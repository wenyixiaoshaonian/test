==> flow/design.v <==
module dispaly(
           input                key,
			  input                clk,
			  input                s_rst_n,
			  input        [5:0]   rd,
			  output reg   [6:0]   h1,
			  output reg   [6:0]   h2,
			  output reg   [6:0]   h3,
			  output reg   [6:0]   h4
			  );
	 reg  [5:0]   n;
	 reg  [3:0]   cnt;
	 always @(posedge clk or negedge s_rst_n)
	 begin
	  if(s_rst_n == 1'b0)
	  cnt =0;
	  else if(cnt<8 && key == 1)
	  cnt = cnt+ 1'd1;
	  else 
	  cnt =0;
	  end
	 always @(posedge clk or negedge s_rst_n or negedge key)
	  if(s_rst_n == 1'b0)
	  begin
	  h1 = 7'd0;
	  h2 = 7'd0;
	  h3 = 7'd0;
	  h4 = 7'd0;
	  end
	  else if(key == 0)
	  begin
	  h1 = 7'd0;
	  h2 = 7'd0;
	  h3 = 7'd0;
	  h4 = 7'd0;
	  end
	  else  case(cnt)
	    4'd2:
	    case (n)
		     6'd0:
		     h1 = 7'b1000_000;
		     6'd1:
		     h1 = 7'b1111_001;
	   	  6'd2:
		     h1 = 7'b0100_100;
			  6'd3:
		     h1 = 7'b0110_000;
			  6'd4:
		     h1 = 7'b0011_001;
			  6'd5:
		     h1 = 7'b0010_010;
			  6'd6:
		     h1 = 7'b0000_010;
		endcase
		3'd3:
	    case (n)
		     6'd0:
		     h2 = 7'b1000_000;
		     6'd1:
		     h2 = 7'b1111_001;
	   	  6'd2:
		     h2 = 7'b0100_100;
			  6'd3:
		     h2 = 7'b0110_000;
			  6'd4:
		     h2 = 7'b0011_001;
			  6'd5:
		     h2 = 7'b0010_010;
			  6'd6:
		     h1 = 7'b0000_010;
		endcase
		3'd4:
	    case (n)
		     6'd0:
		     h3 = 7'b1000_000;
		     6'd1:
		     h3 = 7'b1111_001;
	   	  6'd2:
		     h3 = 7'b0100_100;
			  6'd3:
		     h3 = 7'b0110_000;
			  6'd4:
		     h3 = 7'b0011_001;
			  6'd5:
		     h3 = 7'b0010_010;
			  6'd6:
		     h3 = 7'b0000_010;
		endcase
		3'd5:
	    case (n)
		     6'd0:
		     h4 = 7'b1000_000;
		     6'd1:
		     h4 = 7'b1111_001;
	   	  6'd2:
		     h4 = 7'b0100_100;
			  6'd3:
		     h4 = 7'b0110_000;
			  6'd4:
		     h4 = 7'b0011_001;
			  6'd5:
		     h4 = 7'b0010_010;
			  6'd6:
		     h4 = 7'b0000_010;
		endcase
		endcase
    always @(posedge clk or negedge s_rst_n)
	  if(s_rst_n == 1'b0)
	   begin
	 	 n = 0;
		end
		else case (cnt)
			  4'd2:
			  n  =  rd;
			  4'd3:
			  n  =  rd;
			  4'd4:
			  n  =  rd;
			 default
			  n  =  0;
			  endcase
	endmodule
# Step by step through the tools: dispaly
# What the tools print for dispaly, step after step.
# Line numbers count from 1 in the design file above.
# Operators carry their Yosys type and port widths (W data, S select, Z words).
# Library cell names are shortened.
# Not given: n/a
# setup
top	dispaly
clk_port	clk
lib	sky130hd
pvt_corner	tt_025C_1v80

# Word level
# Yosys after proc, flatten, opt, wreduce and memory -nomap, before mapping. Memory bits, and registers merged into a memory's read port (data or address), are not among the register bits. Print and check cells are not counted. Equal cells are merged and count once.
# classes
add_sub_neg	1
n_logic	2
n_mux	6
eq_ne	12
compare	1
n_reduce_logical	11
# op_table
op	n
$pmux W7 S7	1
$pmux W7 S6	1
$eq A6 B3 Y1 const B	3
$pmux W7 S2	1
$eq A6 B2 Y1 const B	2
$eq A4 B2 Y1 const B	2
$eq A4 B3 Y1 const B	2
$ne A8 B8 Y1 const B	1
$reduce_bool A7 Y1	1
$mux W7	1
$reduce_and A2 Y1	3
$eq A6 B1 Y1 const B	1
$logic_not A6 Y1	1
$reduce_bool A6 Y1	1
$mux W6	1
$add A4 B1 Y4 const B	1
$lt A4 B4 Y1 const B	1
$mux W4	1
$reduce_and A3 Y1	1
$reduce_or A3 Y1	1
$not A1 Y1	2
$ne A2 B2 Y1 const B	1
$reduce_bool A2 Y1	1
$reduce_or A2 Y1	1
$logic_and A1 B1 Y1	1
# word_totals
word_cells	39
input_bits	9
out_inout_bits	28
reg_bits	38

# Logic depth
# Yosys ltp: most cells in a row. Word level: on the elaborated netlist, between registers, memories and ports. Mapped: between sequential cells and ports; inverters and the memories' decode and read muxes count.
# depth
word_depth	3
ABC_AREA	0
ltp_mapped	6

# Mapped cells and area
# Yosys stat after the flow's synthesis: flattened, memories mapped to cells. It holds for the ABC_AREA given above (unset counts as 0); a run with the other value may have another netlist.
# mapped
mapped_area_mm2	0.0015327
sequential_area_mm2	0.0008508
cell_count	135
ff_cells	34
# by_type
type	n
dfrtp_1	34
a22o_1	15
and2_1	9
ha_1	4
buf_4	4
nor2_1	7
a21oi_1	5
nand2b_1	4
clkbuf_1	6
inv_1	6
o31ai_1	3
nand3_1	4
nor4_1	3
or3_1	3
a41oi_1	2
o41ai_1	2
nor4b_2	1
o21bai_1	2
# Other cell types: 16; their cells: 21.

# Path before layout
# Source: OpenSTA report_checks on the synthesized netlist (no wires, ideal clock, input and output delay 20% of the period each), path of least setup slack; recovery checks are left aside. Register names are those of the netlist, which keeps one name where synthesis merged equal registers.
# synth_path
path_type	reg2reg
from	register n[3]
to	register h1[2]
n_path_buf	1
setup_time_ps	121
path_delay_ps	1899
driving_pins	5
t_first_pin_ps	0
required_time_ps	1799
slack_ps	21
arrival_ps	1778
clock_period_ps	1920
period_less_setup_slack_ps	1899
# "path_delay_ps" = arrival - input delay + setup time.
# "driving_pins": output pins that drive a net of the path, with the launching flip-flop's if there is one; two outputs of one cell count as two.
# "period_less_setup_slack_ps" = period - worst setup slack (recovery checks aside). The figure is calculated, with input and output delays left at 20% of the set period.
# Between the ends stands the longest chain of elaborated cells between them, by number of cells; it is not shown to be the way that was timed. Of several equally long chains one is given.
# A line is the first line of the expression or statement that the cell stems from. Yosys adds cells for indexed reads and writes and turns some case tables into memories.
# At most two assigning lines are given for a register; there are more.
# synth_via
path_cell_list	dfrtp_1 or4_4 or4_1 buf_2 a22o_1
elab_chain_cells	3
# synth_rtl
item	line	source
start: declaration	11	reg [5:0] n;
start: assignment	114	n = rd;
start: assignment	116	n = rd;
$eq A6 B3 Y1	56	case (n)
$mux W7	56
$pmux W7 S2	37	else case(cnt)
end: assignment	32	h1 = 7'd0;
end: assignment	41	h1 = 7'b1000_000;
end: declaration	6	output reg [6:0] h1,

# Path in the finished layout
# From the final timing report of flow run A: the path of least setup slack in the routed layout; clock arrival at registers is part of the times.
# The report prints the path's times to 10 ps; the period is as set.
# layout_path
path_type	reg2reg
from	register n[3]
to	register h1[2]
setup_time_ps	110
slack_ps	-190
required_time_ps	1960
t_first_pin_ps	290
driving_pins	4
arrival_ps	2150
n_path_buf	0
clock_period_ps	1790
# Between the ends stands the longest chain of elaborated cells between them, by number of cells; it is not shown to be the way that was timed. Of several equally long chains one is given.
# At most two assigning lines are given for a register; there are more.
# layout_via
path_cell_list	dfrtp_1 or4_4 or4_4 a22o_1
elab_chain_cells	3
# layout_rtl
item	line	source
start: declaration	11	reg [5:0] n;
start: assignment	114	n = rd;
start: assignment	116	n = rd;
$eq A6 B3 Y1	56	case (n)
$mux W7	56
$pmux W7 S2	37	else case(cnt)
end: assignment	32	h1 = 7'd0;
end: assignment	41	h1 = 7'b1000_000;
end: declaration	6	output reg [6:0] h1,

--- measured runs ---
Measured data: module dispaly, platform sky130hd, 2 stored runs of the flow under differing settings, order arbitrary. Input and output delays are each 20% of the period that was set; the output load is 0.01 pF.
"achieved_period_ps" is the run's clock period less its worst setup slack. It is reckoned from that one timing run; input and output delays stay at 20% of the period that was set.
"total_power_uw" rests on the timing tool's default activity at the inputs, not on a simulated workload.

Flow run A, flow files:
==> flow/run.sh <==
#!/bin/bash
# the make line also repeats the synthesis and layout settings of config.mk as NAME=value (left out here)
make -C /OpenROAD-flow-scripts/flow DESIGN_CONFIG=/design/flow/config.mk WORK_HOME=/design/flow/orfs CLKGATE_MAP_FILE= finish
==> flow/config.mk <==
export PLATFORM = sky130hd
export DESIGN_NAME = dispaly
export DESIGN_NICKNAME = dispaly
export VERILOG_FILES = /design/flow/design.v
export SDC_FILE = /design/flow/constraint.sdc
export NUM_CORES = 4
export LEC_CHECK = 0
export CAP_MARGIN = 20
export CELL_PAD_IN_SITES_DETAIL_PLACEMENT = 2
export CELL_PAD_IN_SITES_GLOBAL_PLACEMENT = 3
export CORE_MARGIN = 2
export CORE_UTILIZATION = 40
export CTS_CLUSTER_SIZE = 50
export GPL_TIMING_DRIVEN = 0
export MAX_ROUTING_LAYER = met5
export PLACE_DENSITY = 0.68
export SETUP_SLACK_MARGIN = -0.12
export SLEW_MARGIN = 20
==> flow/constraint.sdc <==
create_clock -name core_clock -period 1.79 [get_ports {clk}]
set_input_delay 0.3580 -clock core_clock [delete_from_list [all_inputs] [get_ports {clk}]]
set_output_delay 0.3580 -clock core_clock [all_outputs]
set_load 0.01 [all_outputs]

==> results of flow run A, as CSV <==
result,value
achieved_period_ps,1979
synth_chip_area_mm2,0.0015327
setup_worst_slack_ps,-189
fin_util_pct,57.4
setup_tns_ps,-1442
total_die_area_mm2,0.0043428
total_power_uw,2715

Flow run B, flow files:
==> flow/run.sh <==
#!/bin/bash
# the make line also repeats the synthesis and layout settings of config.mk as NAME=value (left out here)
make -C /OpenROAD-flow-scripts/flow DESIGN_CONFIG=/design/flow/config.mk WORK_HOME=/design/flow/orfs CLKGATE_MAP_FILE= finish
==> flow/config.mk <==
export PLATFORM = sky130hd
export DESIGN_NAME = dispaly
export DESIGN_NICKNAME = dispaly
export VERILOG_FILES = /design/flow/design.v
export SDC_FILE = /design/flow/constraint.sdc
export NUM_CORES = 4
export LEC_CHECK = 0
export ABC_AREA = 0
export CAP_MARGIN = 20
export CORE_MARGIN = 2
export CORE_UTILIZATION = 37
export CTS_CLUSTER_SIZE = 55
export GPL_TIMING_DRIVEN = 1
export PLACE_DENSITY_LB_ADDON = 0.07
export SLEW_MARGIN = 20
export TNS_END_PERCENT = 10
==> flow/constraint.sdc <==
create_clock -name core_clock -period 2.17 [get_ports {clk}]
set_input_delay 0.4340 -clock core_clock [delete_from_list [all_inputs] [get_ports {clk}]]
set_output_delay 0.4340 -clock core_clock [all_outputs]
set_load 0.01 [all_outputs]

==> results of flow run B, as CSV <==
result,value
achieved_period_ps,1962
synth_chip_area_mm2,0.0015327
setup_worst_slack_ps,208
fin_util_pct,51.9
setup_tns_ps,0
total_die_area_mm2,0.0046731
total_power_uw,2233
--- end ---
