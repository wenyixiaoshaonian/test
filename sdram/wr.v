==> flow/design.v <==
module	wr(
		input	wire		           sclk,
		input	wire		           s_rst_n,
		input	wire		           key_wr,
		input	wire		           wr_en,		 
		input	wire		           ref_req,	 
		input wire     [4:0]      state1,
		output   reg   [15:0]     sdram_dq,
		output	reg	[11:0]	  sdram_addr,	 
		output	reg	[1:0]	     sdram_bank,	 
		output	reg	[3:0]	     sdram_cmd,	 
		output	reg		        wr_req,		 
		output	reg		        flag_wr_end	 
		);
	parameter	NOP	   =	4'b0111,	 
			      ACT	   =	4'b0011,	 
			      WR       =	4'b0100,	 
			      PRE	   =	4'b0010,	 
			      CMD_END	=	4'd8,
			      COL_END	=	9'd508,		 
			      ROW_END	=	12'd4095,	 
			      AREF	   =	5'b00100,	 
			      WRITE   	=	5'b10000;	 
	reg		       flag_act;			 
	reg	[3:0]	    cmd_cnt;			 
	reg	[11:0]    row_addr;			 
	reg	[11:0]	 row_addr_reg;			 
	reg	[8:0]	    col_addr;			 
	reg		       flag_pre;			 
	always	@(posedge sclk or negedge s_rst_n)
		if(s_rst_n == 1'b0)
			flag_pre	<=	1'b0;
		else if(col_addr == 9'd0 && flag_wr_end == 1'b1)
			flag_pre	<=	1'b1;
		else if(flag_wr_end == 1'b1)
			flag_pre	<=	1'b0;
	always	@(posedge sclk or negedge s_rst_n)
		if(s_rst_n == 1'b0)
			flag_act	<=	1'b0;
		else if(flag_wr_end)
			flag_act	<=	1'b0;
		else if(ref_req == 1'b1 && state1 == AREF)
			flag_act	<=	1'b1;
	always	@(posedge sclk or negedge s_rst_n)
		if(s_rst_n == 1'b0)
			wr_req	<=	1'b0;
		else if(wr_en == 1'b1)
			wr_req	<=	1'b0;
		else if(state1 != WRITE && key_wr == 1'b1)
			wr_req	<=	1'b1;
	always	@(posedge sclk or negedge s_rst_n)
		if(s_rst_n == 1'b0)
			flag_wr_end	<=	1'b0;
		else if(cmd_cnt == CMD_END)
			flag_wr_end	<=	1'b1;
		else
			flag_wr_end	<=	1'b0;
	always	@(posedge sclk or negedge s_rst_n)
		if(s_rst_n == 1'b0)
			cmd_cnt	<=	4'd0;
		else if(state1 == WRITE)
			cmd_cnt	<=	cmd_cnt + 1'b1;
		else 
			cmd_cnt	<=	4'd0;
	always	@(posedge sclk or negedge s_rst_n)
		if(s_rst_n == 1'b0)
			sdram_cmd	<=	4'd0;
		else case(cmd_cnt)
			3'd1:
				if(flag_pre == 1'b1)
					sdram_cmd	<=	PRE;
				else
					sdram_cmd	<=	NOP;
			3'd2:
				if(flag_act == 1'b1 || col_addr == 9'd0)
					sdram_cmd	<=	ACT;
				else
					sdram_cmd	<=	NOP;
			3'd3: 		
				sdram_cmd	<=	WR;
			default
				sdram_cmd	<=	NOP;		
		endcase
	always	@(posedge sclk or negedge s_rst_n)
		if(s_rst_n == 1'b0)
			sdram_dq	<=	16'd0;
		else case(cmd_cnt)
			3'd3:
				sdram_dq	<=	16'h0002;
			3'd4:
				sdram_dq	<=	16'h0003;
			3'd5:
				sdram_dq	<=	16'h0005;
			3'd6:
				sdram_dq	<=	16'h0006;
			default:
				sdram_dq	<=	16'd0;
		endcase
	always	@(posedge sclk or negedge s_rst_n)
		if(s_rst_n == 1'b0)
			row_addr_reg	<=	12'd0;
		else if(row_addr_reg == ROW_END && col_addr == COL_END && cmd_cnt == CMD_END)
			row_addr_reg	<=	12'd0;
		else if(col_addr == COL_END && flag_wr_end == 1'b1)
			row_addr_reg	<=	row_addr_reg + 1'b1;
	always	@(posedge sclk or negedge s_rst_n)
		if(s_rst_n == 1'b0)
			row_addr	<=	12'd0;
		else case(cmd_cnt)
			3'd2:
				row_addr	<=	12'b0000_0000_0000;	 
			default:
				row_addr	<=	row_addr_reg;
		endcase
	always	@(posedge sclk or negedge s_rst_n)
		if(s_rst_n == 1'b0)
			col_addr	<=	9'd0;
		else if(col_addr == COL_END && cmd_cnt == CMD_END)
			col_addr	<=	9'd0;
		else if(cmd_cnt == CMD_END)
			col_addr	<=	col_addr + 3'd4;
	always	@(posedge sclk or negedge s_rst_n)
		if(s_rst_n == 1'b0)
			sdram_addr	<=	12'd0;
		else case(cmd_cnt)
			3'd2:
				sdram_addr	<=	row_addr;
			3'd3:
				sdram_addr	<=	col_addr;
			default:
				sdram_addr	<=	row_addr;
		endcase
	always	@(posedge sclk or negedge s_rst_n)
		if(s_rst_n == 1'b0)
			sdram_bank	<=	2'b00;
endmodule
# From RTL to reports: wr
# The steps from the RTL of wr to its reports follow in flow order.
# Lines are those of the file above, counted from 1.
# Library cell names are shortened.
# Not given: --
[inputs]
design = "wr"
clk_port = "sclk"
library = "sky130hd"
corner = "tt_025C_1v80"

# Elaborated design
# Yosys after proc, flatten, opt, wreduce and memory -nomap, before mapping. Memory bits, and registers merged into a memory's read port (data or address), are not among the register bits. Print and check cells are not counted. Equal cells are merged and count once.
[word_totals]
input_bits = 10
output_inout_bits = 36
reg_bits = 60
word_cells = 58
[classes]
add_sub_neg = 3
equal = 12
reduce_and_logical = 14
muxes = 18
[ops]
columns = ["op", "count"]
rows = [
  ["two-way mux 12 bit", 4],
  ["two-way mux 9 bit", 2],
  ["adder 12 x 1 -> 12 bit (second input constant)", 1],
  ["equality test 12 bit (second input constant)", 1],
  ["equality test 4 x 3 -> 1 bit (second input constant)", 3],
  ["case mux 4 bit (select 3 bit)", 1],
  ["case mux 3 bit (select 4 bit)", 1],
  ["nonzero test 2 bit", 5],
  ["adder 9 x 3 -> 9 bit (second input constant)", 1],
  ["equality test 9 bit (second input constant)", 1],
  ["logical NOT 9 bit", 1],
  ["equality test 4 x 2 -> 1 bit (second input constant)", 2],
  ["logical AND 1 bit", 7],
  ["two-way mux 1 bit", 7],
  ["two-way mux 3 bit", 2],
  ["equality test 5 x 3 -> 1 bit (second input constant)", 1],
  ["equality test 5 bit (second input constant)", 1],
  ["inequality test 5 bit (second input constant)", 1],
  ["adder 4 x 1 -> 4 bit (second input constant)", 1],
  ["equality test 4 x 1 -> 1 bit (second input constant)", 1],
  ["equality test 4 bit (second input constant)", 1],
  ["two-way mux 4 bit", 1],
  ["logical OR 1 bit", 1],
]

# Longest topological paths
# Yosys ltp: most cells in a row. Word level: on the elaborated netlist, between registers, memories and ports. Mapped: between sequential cells and ports; inverters and the memories' decode and read muxes count.
[depth]
depth_word = 4
ABC_AREA = 0
ltp_mapped = 7
mapped_depth_nobuf = 6

# Mapped cells and area
# The flow's flattened synthesis, as Yosys stat reports it; memories are mapped. The netlist is that of the ABC_AREA named above (0 if unset); the other value can give another one.
# The area totals of this step are shown rounded.
[mapped]
mapped_area_um2 = 2670
seqArea_um2 = 1430
cells = 243
n_buf = 25
flip_flops = 57
[types]
columns = ["cell_type", "count", "type_area_um2"]
rows = [
  ["dfrtp_1", 57, 1.43E+03],
  ["nor2_1", 36, 135.13],
  ["buf_4", 16, 120.115],
  ["xnor2_1", 11, 96.342],
  ["ha_1", 7, 87.584],
  ["nor4_4", 4, 85.082],
  ["nor2b_1", 13, 81.328],
  ["mux2_2", 7, 78.826],
  ["nand3_1", 11, 55.053],
  ["a21oi_1", 9, 45.043],
  ["inv_1", 12, 45.043],
  ["nand4_4", 2, 42.541],
  ["nand3b_1", 4, 30.029],
  ["nand2_1", 7, 26.275],
  ["nand4_1", 4, 25.024],
  ["nor3_1", 5, 25.024],
  ["nor4_1", 4, 25.024],
  ["buf_6", 2, 22.522],
]
# Other cell types: 21; their cells: 32.

# Path before layout
# Source: OpenSTA report_checks on the synthesized netlist (no wires, ideal clock, input and output delay 20% of the period each), path of least setup slack; recovery checks are left aside. Register names are those of the netlist, which keeps one name where synthesis merged equal registers.
[synth_path]
kind = "reg-to-reg"
startpoint = "register col_addr[2]"
endpoint = "register row_addr_reg[11]"
required_time_ns = 2.789
path_slack_ns = 1.353
t_first_pin_ns = 0.000
arrival_time_ns = 1.436
path_buffers = 0
driving_pins = 6
setup_ns = 0.131
clock_period_ns = 2.92
path_delay_ns = 1.567
synth_period_reached_ns = 1.567
# "path_delay_ns" = arrival - input delay + setup time.
# "driving_pins": output pins that drive a net of the path, with the launching flip-flop's if there is one; two outputs of one cell count as two.
# "synth_period_reached_ns" = period - worst setup slack (recovery checks aside). The figure is calculated, with input and output delays left at 20% of the set period.
# Between the ends stands the longest chain of elaborated cells between them, by number of cells; it is not shown to be the way that was timed. Of several equally long chains one is given.
# Each line given opens the expression or statement behind the cell; cells for indexed reads and writes are added by Yosys, which also makes memories of some case tables.
# At most two assigning lines are given for a register; there are more.
[synth_via]
path_cell_list = "dfrtp_1 -> ha_1 -> nand2_4 -> or2_4 -> nor4_1 -> o31ai_1"
elab_chain_len = 4
cone_cells = 7
cone_classes = "1 x eq/ne; 2 x mux; 4 x reduce/logical"
[synth_lines]
columns = ["element", "line", "source"]
rows = [
  ["start, declared", 28, "reg [8:0] col_addr;"],
  ["start, assigned", 117, "col_addr <= 9'd0;"],
  ["start, assigned", 121, "col_addr <= col_addr + 3'd4;"],
  ["equality test 9 bit", 104, "else if(col_addr == COL_END && flag_wr_end == 1'b1)"],
  ["logical AND 1 bit", 104, ""],
  ["two-way mux 12 bit", 104, ""],
  ["two-way mux 12 bit", 102, "else if(row_addr_reg == ROW_END && col_addr == COL_END && cmd_cnt == CMD_END)"],
  ["end, assigned", 101, "row_addr_reg <= 12'd0;"],
  ["end, assigned", 105, "row_addr_reg <= row_addr_reg + 1'b1;"],
  ["end, declared", 27, "reg [11:0] row_addr_reg;"],
]

# Worst path after layout
# From the final timing report of record 2: the path of least setup slack in the routed layout; clock arrival at registers is part of the times.
[layout_path]
kind = "reg-to-output"
startpoint = "register flag_wr_end"
endpoint = "output port flag_wr_end"
arrival_time_ns = 1.44
t_first_pin_ns = 0.33
path_slack_ns = 0.11
path_buffers = 1
clock_period_ns = 1.94
output_delay_ns = 0.39
driving_pins = 2
required_time_ns = 1.55
# At most two assigning lines are given for a register; there are more.
[layout_via]
path_cell_list = "dfrtp_1 -> clkdlybuf4s50_1"
elab_chain_len = 0
cone_cells = 0
lines_between = 0
[layout_lines]
columns = ["element", "line", "source"]
rows = [
  ["start, declared", 13, "output reg flag_wr_end"],
  ["start, assigned", 53, "flag_wr_end <= 1'b0;"],
  ["start, assigned", 55, "flag_wr_end <= 1'b1;"],
  ["end, declared", 13, ""],
]

Record of 2 stored runs of the RTL-to-layout flow on wr, platform sky130hd. The runs are unordered. Constraints: input delay and output delay 20% of the set period each, output load 0.01 pF.
By "achieved_period_ns" is meant the clock period of the run minus its worst setup slack. This is arithmetic on one report: input and output delays are still those of the set period (20% each).
"worst_path_time_ns" means the part of the period allowed to the worst setup path (the constraints hold back 20% at inputs and 20% at outputs) less its slack; where the path has registers, the arrival times of their clocks count too.
"power_w" is the tool's figure for a default switching activity; nothing was simulated.
Measured values are rounded.

# record 1
==> flow/run.sh <==
#!/bin/bash
# the make line also repeats the synthesis and layout settings of config.mk as NAME=value (left out here)
make -C /OpenROAD-flow-scripts/flow DESIGN_CONFIG=/design/flow/config.mk WORK_HOME=/design/flow/orfs CLKGATE_MAP_FILE= finish
==> flow/config.mk <==
export PLATFORM = sky130hd
export DESIGN_NAME = wr
export DESIGN_NICKNAME = wr
export VERILOG_FILES = /design/flow/design.v
export SDC_FILE = /design/flow/constraint.sdc
export NUM_CORES = 4
export LEC_CHECK = 0
export CAP_MARGIN = 20
export CELL_PAD_IN_SITES_GLOBAL_PLACEMENT = 3
export CORE_MARGIN = 2
export CORE_UTILIZATION = 48
export CTS_CLUSTER_SIZE = 29
export GPL_ROUTABILITY_DRIVEN = 0
export GPL_TIMING_DRIVEN = 0
export PLACE_DENSITY = 0.84
export SETUP_SLACK_MARGIN = 0.08
export SLEW_MARGIN = 20
export TNS_END_PERCENT = 40
==> flow/constraint.sdc <==
create_clock -name core_clock -period 1.64 [get_ports {sclk}]
set_input_delay 0.3280 -clock core_clock [delete_from_list [all_inputs] [get_ports {sclk}]]
set_output_delay 0.3280 -clock core_clock [all_outputs]
set_load 0.01 [all_outputs]

==> record 1: results <==
outcome="did not finish, placement stopped with GPL-0301"

# record 2
==> flow/run.sh <==
#!/bin/bash
# the make line also repeats the synthesis and layout settings of config.mk as NAME=value (left out here)
make -C /OpenROAD-flow-scripts/flow DESIGN_CONFIG=/design/flow/config.mk WORK_HOME=/design/flow/orfs CLKGATE_MAP_FILE= finish
==> flow/config.mk <==
export PLATFORM = sky130hd
export DESIGN_NAME = wr
export DESIGN_NICKNAME = wr
export VERILOG_FILES = /design/flow/design.v
export SDC_FILE = /design/flow/constraint.sdc
export NUM_CORES = 4
export LEC_CHECK = 0
export CAP_MARGIN = 20
export CORE_MARGIN = 2
export CORE_UTILIZATION = 40
export SETUP_SLACK_MARGIN = -0.16
export SLEW_MARGIN = 20
==> flow/constraint.sdc <==
create_clock -name core_clock -period 1.94 [get_ports {sclk}]
set_input_delay 0.3880 -clock core_clock [delete_from_list [all_inputs] [get_ports {sclk}]]
set_output_delay 0.3880 -clock core_clock [all_outputs]
set_load 0.01 [all_outputs]

==> record 2: results <==
finalCellArea_um2=3200
yosys_chip_area_um2=2670
fin_hold_ws_ns=0.463
achieved_period_ns=1.830
design_die_area_um2=7350
power_w=0.00236
ws_setup_ns=0.110
timing.setup.tns_ns=0.000
util_frac=0.499
worst_path_time_ns=1.44
critical_path_type="reg-to-output"
